==> flow/design.v <==
module t2a_dht(
    input  clk_50M,
    input  reset,            
    inout  sensor,           
    output reg [7:0] T_integral,
    output reg [7:0] RH_integral,
    output reg [7:0] T_decimal,
    output reg [7:0] RH_decimal,
    output reg [7:0] Checksum,
    output reg data_valid
);
reg sensor_dir;
reg sensor_out;
assign sensor = sensor_dir ? sensor_out : 1'bz;
wire sensor_in = sensor;      
localparam S_IDLE        = 4'd0,    
           S_START_LOW   = 4'd1,    
           S_START_HIGH  = 4'd2,    
           S_WAIT_RL     = 4'd3,    
           S_WAIT_RH     = 4'd4,    
           S_BITLOW      = 4'd5,    
           S_BITHIGH     = 4'd6,    
           S_WAIT_LATCH  = 4'd7,    
           S_LATCH       = 4'd8,    
           S_WAITNEXT    = 4'd9;    
reg [3:0] state;
localparam START_LOW_CYC   = 900000;   
localparam START_HIGH_CYC  = 2000;     
localparam RESP_MIN_CYC    = 3000;     
localparam BIT_LOW_MIN     = 2000;     
localparam BIT_ONE_TH      = 2400;     
reg [19:0] cnt;             
reg [5:0]  bit_cnt;         
reg [39:0] shift;           
always @(posedge clk_50M) begin
    if (!reset) begin
        state <= S_IDLE;
        cnt <= 0;
        bit_cnt <= 0;
        shift <= 0;
        sensor_dir <= 0;
        sensor_out <= 1;
        RH_integral <= 0;
        RH_decimal  <= 0;
        T_integral  <= 0;
        T_decimal   <= 0;
        Checksum    <= 0;
        data_valid  <= 0;
    end
    else begin
        data_valid <= 0;    
        case (state)
        S_IDLE: begin
            sensor_dir <= 1;
            sensor_out <= 0;
            cnt <= 1;
            state <= S_START_LOW;
        end
        S_START_LOW: begin
            sensor_dir <= 1;
            sensor_out <= 0;
            if (cnt < START_LOW_CYC)
                cnt <= cnt + 1;
            else begin
                cnt <= 1;
                sensor_out <= 1;    
                state <= S_START_HIGH;
            end
        end
        S_START_HIGH: begin
            sensor_dir <= 1;
            sensor_out <= 1;
            if (cnt < START_HIGH_CYC)
                cnt <= cnt + 1;
            else begin
                sensor_dir <= 0;    
                cnt <= 0;
                state <= S_WAIT_RL;
            end
        end
        S_WAIT_RL: begin
            if (!sensor_in)
                cnt <= cnt + 1;
            if (sensor_in && cnt > 0) begin    
                cnt <= 1;
                state <= S_WAIT_RH;
            end
        end
        S_WAIT_RH: begin
            if (sensor_in)
                cnt <= cnt + 1;
            else begin
                cnt <= 0;
                bit_cnt <= 0;
                shift <= 0;
                state <= S_BITLOW;
            end
        end
        S_BITLOW: begin
            if (!sensor_in)
                cnt <= cnt + 1;
            else begin
                if (cnt >= BIT_LOW_MIN) begin
                    cnt <= 1;
                    state <= S_BITHIGH;
                end
                else begin
                    cnt <= 0;    
                end
            end
        end
        S_BITHIGH: begin
            if (sensor_in)
                cnt <= cnt + 1;
            else begin
                shift <= {shift[38:0], (cnt > BIT_ONE_TH)};
                bit_cnt <= bit_cnt + 1;
                cnt <= 0;
                if (bit_cnt == 6'd39)
                    state <= S_WAIT_LATCH;
                else
                    state <= S_BITLOW;
            end
        end
        S_WAIT_LATCH: begin
            if (cnt < 1)
                cnt <= cnt + 1;
            else begin
                cnt <= 0;
                state <= S_LATCH;
            end
        end
        S_LATCH: begin
            if ((shift[39:32] + shift[31:24] + shift[23:16] + shift[15:8])
                == shift[7:0]) begin
                RH_integral <= shift[39:32];
                RH_decimal  <= shift[31:24];
                T_integral  <= shift[23:16];
                T_decimal   <= shift[15:8];
                Checksum    <= shift[7:0];
                data_valid  <= 1;    
            end
            cnt <= 0;
            bit_cnt <= 0;
            shift <= 0;
            state <= S_WAITNEXT;
        end
        S_WAITNEXT: begin
            if (!sensor_in)
                state <= S_IDLE;
        end
        endcase
    end
end
endmodule
== Tool chain data of t2a_dht ==
The steps from the RTL of t2a_dht to its reports follow in flow order.
Line numbers count from 1 in the design file above.
Cell names lack the library's common part.
A cell with - has no value.
Inputs
  top: t2a_dht
  clock input: clk_50M
  cell library: sky130hd
  corner: tt_025C_1v80

== Word level ==
Yosys after proc, flatten, opt, wreduce and memory -nomap, before mapping. Memory bits, and registers merged into a memory's read port (data or address), are not among the register bits. Print and check cells are not counted. Equal cells are merged and count once.
Operators by class
  add/sub/neg operators: 5
  $mul: 0
  div/mod/pow operators: 0
  $lt $le $gt $ge: 6
  equal/unequal tests: 21
  shifts and indexed selects: 0
  multiplexer cells: 32
  bitwise logic cells: 0
  reduce/logical cells: 14
Operators with widths (count)
  20-bit parallel mux with 8-bit select: 1
  20-bit 2-to-1 mux: 7
  40-bit parallel mux with 3-bit select: 1
  40-bit 2-to-1 mux: 2
  4-bit parallel mux with 10-bit select: 1
  4-bit 2-to-1 mux: 9
  8-bit adder: 3
  20-bit by 1-bit adder with 20-bit output (second input constant): 1
  20-bit by 1-bit greater-than comparator with 1-bit output (second input constant): 1
  20-bit by 1-bit < comparator with 1-bit output (second input constant): 1
  20-bit by 11-bit >= comparator with 1-bit output (second input constant): 1
  20-bit by 11-bit < comparator with 1-bit output (second input constant): 1
  20-bit by 12-bit greater-than comparator with 1-bit output (second input constant): 1
  20-bit < comparator (second input constant): 1
  2-bit inequality test (second input constant): 9
  6-bit parallel mux with 3-bit select: 1
  4-bit by 3-bit == test with 1-bit output (second input constant): 4
  6-bit 2-to-1 mux: 2
  10-bit AND reduction: 1
  10-bit nonzero test: 1
  9-bit nonzero test: 1
  4-bit by 2-bit == test with 1-bit output (second input constant): 2
  4-bit == test (second input constant): 2
  8-bit == test: 1
  2-bit AND reduction: 3
  3-bit nonzero test: 2
  6-bit by 1-bit adder with 6-bit output (second input constant): 1
  6-bit == test (second input constant): 1
Not listed: further kinds 11, cells in them 16.
Storage and ports
  flip-flop bits (word level): 113
  bits in latches: 0
  RAM bits: 0
  memory bits (read-only): 0
  clocked read ports x word width: 0
  memories: 0
  output and inout bits: 42

== Logic depth ==
Longest topological path by Yosys (ltp), each cell counted once; first at word level (registers and memories cut), then after technology mapping (sequential cells cut; the memories' decode and read muxes count).
Logic depth
  depth in word-level cells: 5
  ABC_AREA: 0
  mapped depth: 14

== Mapped cells and area ==
The flow's flattened synthesis, as Yosys stat reports it; memories are mapped. The netlist is that of the ABC_AREA named above (0 if unset); the other value can give another one.
Synthesis totals
  cell count: 712
  mapped area: 5979.5 µm²
  flip-flops: 118
  buffer cells: 62
Cell types (count)
  dfxtp_1: 118
  a21oi_1: 97
  nand2_1: 90
  nand4_1: 51
  o31ai_1: 41
  fa_1: 14
  nand3_1: 53
  ha_1: 11
  nor2_1: 31
  xnor2_1: 13
  clkbuf_1: 28
  buf_2: 18
  o211ai_1: 12
  buf_6: 7
  o221ai_1: 9
  xor2_1: 9
  inv_1: 19
  a21o_1: 8
Other cell types: 29; their cells: 83.

== Timing after synthesis ==
OpenSTA on the mapped netlist: ideal clock, no wires. The path of least setup slack (recovery checks aside). Input and output delay are each 20% of the period. Register names are those of the netlist, which keeps one name where synthesis merged equal registers.
Path post-synthesis
  path type: register -> register
  from: register shift[9]
  to: register Checksum[0]
  period: 4.95 ns
  setup time: 0.070 ns
  data arrival time: 3.387 ns
  data required time: 4.880 ns
  path slack: 1.492 ns
  delay of the path: 3.457 ns
  driving pins on the path: 15
  period reached after synthesis: 3.458 ns
"delay of the path" is the arrival time less input delay plus setup time.
"driving pins on the path" counts driving pins, that of a launching flip-flop among them; a cell with two outputs on the path counts twice.
"period reached after synthesis" is the clock period less the worst setup slack; recovery checks do not enter. This is arithmetic on one report: input and output delays are still those of the set period (20% each).
The rows between start and end are the longest chain of elaborated cells between them; the timing report does not say that the signal goes this way. Where chains are equally long, one stands for them.
Each line given opens the expression or statement behind the cell; cells for indexed reads and writes are added by Yosys, which also makes memories of some case tables.
A register here has more assigning lines than the two given.
On the way, post-synthesis
  cells stage by stage: dfxtp_1 fa_1 inv_1 fa_1 inv_1 ha_1 fa_1 a21o_1 a21oi_1 xnor2_1 and3_1 clkbuf_1 clkbuf_1 nand4_1 a21oi_1
  cells in the longest elaborated chain: 3
  elaborated cells between the ends (all ways): 3
  RTL lines with such cells: 1
  those cells by class: 1 x add/sub; 1 x eq/ne; 1 x reduce/logical
Ends and longest elaborated chain, post-synthesis
  from (decl): line 34  | reg [39:0] shift;
  from (assign): line 40  | shift <= 0;
  from (assign): line 116  | shift <= {shift[38:0], (cnt > BIT_ONE_TH)};
  8-bit adder: line 134  | if ((shift[39:32] + shift[31:24] + shift[23:16] + shift[15:8])
  8-bit == test: line 134
  2-bit AND reduction
  to (assign): line 47  | Checksum    <= 0;
  to (assign): line 140  | Checksum    <= shift[7:0];
  to (decl): line 9  | output reg [7:0] Checksum,

== Timing after layout ==
Path of least setup slack in the final report of stored run 1 (OpenROAD, finished layout, wires in). Where an end is a register, its clock arrival counts in the times.
Path post-layout
  path type: register -> register
  from: register shift[25]
  to: register RH_integral[3]
  period: 3.82 ns
  setup time: 0.08 ns
  data arrival time: 3.84 ns
  data required time: 4.16 ns
  path slack: 0.32 ns
  driving pins on the path: 16
The rows between start and end are the longest chain of elaborated cells between them; the timing report does not say that the signal goes this way. Where chains are equally long, one stands for them.
A register here has more assigning lines than the two given.
On the way, post-layout
  cells stage by stage: dfxtp_2 fa_1 inv_1 fa_1 inv_1 ha_2 fa_2 a21o_1 a21oi_4 o21ai_4 buf_6 xnor2_4 buf_12 buf_8 nand4_1 a21oi_1
  cells in the longest elaborated chain: 5
  elaborated cells between the ends (all ways): 5
  RTL lines with such cells: 1
  those cells by class: 3 x add/sub; 1 x eq/ne; 1 x reduce/logical
Ends and longest elaborated chain, post-layout
  from (decl): line 34  | reg [39:0] shift;
  from (assign): line 40  | shift <= 0;
  from (assign): line 116  | shift <= {shift[38:0], (cnt > BIT_ONE_TH)};
  8-bit adder x3: line 134  | if ((shift[39:32] + shift[31:24] + shift[23:16] + shift[15:8])
  8-bit == test: line 134
  2-bit AND reduction
  to (assign): line 43  | RH_integral <= 0;
  to (assign): line 136  | RH_integral <= shift[39:32];
  to (decl): line 6  | output reg [7:0] RH_integral,

Data sheet: physical implementation of t2a_dht

Measured results for t2a_dht: 2 stored runs of the Yosys and OpenROAD flow on sky130hd. The settings differ; the order carries no meaning. The constraints put input and output delay at 20% of the set period each and load the outputs with 0.01 pF.
By "achieved clock period (ns)" is meant the clock period of the run minus its worst setup slack. This is arithmetic on one report: input and output delays are still those of the set period (20% each).
"worst setup path time (ns)": the worst setup path's part of the clock period (all of it between registers, 20% less for each end at a port) less its slack. A launch clock that arrives late makes it longer, a capture clock that arrives late makes it shorter.
"finish__power__total" rests on the timing tool's default activity at the inputs, not on a simulated workload.

settings of stored run 1
{
  "period_ns": 3.82,
  "SETUP_SLACK_MARGIN": 0.75,
  "CAP_MARGIN": 20,
  "CORE_MARGIN": 2,
  "CORE_UTILIZATION": 40,
  "SLEW_MARGIN": 20
}
report of stored run 1
yosys chip area after synthesis (um^2): 5979.5
finish__design__die__area: 15942.9
finish__design__instance__area__stdcell: 7676.1
finish__design__instance__utilization: 0.5262
finish__timing__setup__ws: 0.319
finish__timing__setup__tns: 0.000
finish__timing__hold__ws: 0.441
finish__power__total: 2.916e-03
achieved clock period (ns): 3.501
worst setup path time (ns): 3.50
worst setup path kind: register -> register

settings of stored run 2
{
  "period_ns": 2.48,
  "CORE_UTILIZATION": 68,
  "CORE_MARGIN": 3,
  "CELL_PAD_IN_SITES_GLOBAL_PLACEMENT": 2,
  "TNS_END_PERCENT": 25,
  "CTS_CLUSTER_SIZE": 10,
  "CTS_CLUSTER_DIAMETER": 320,
  "MIN_ROUTING_LAYER": "met2",
  "MAX_ROUTING_LAYER": "met4",
  "CAP_MARGIN": 20,
  "SLEW_MARGIN": 20
}
report of stored run 2: did not finish, place, GPL-0301
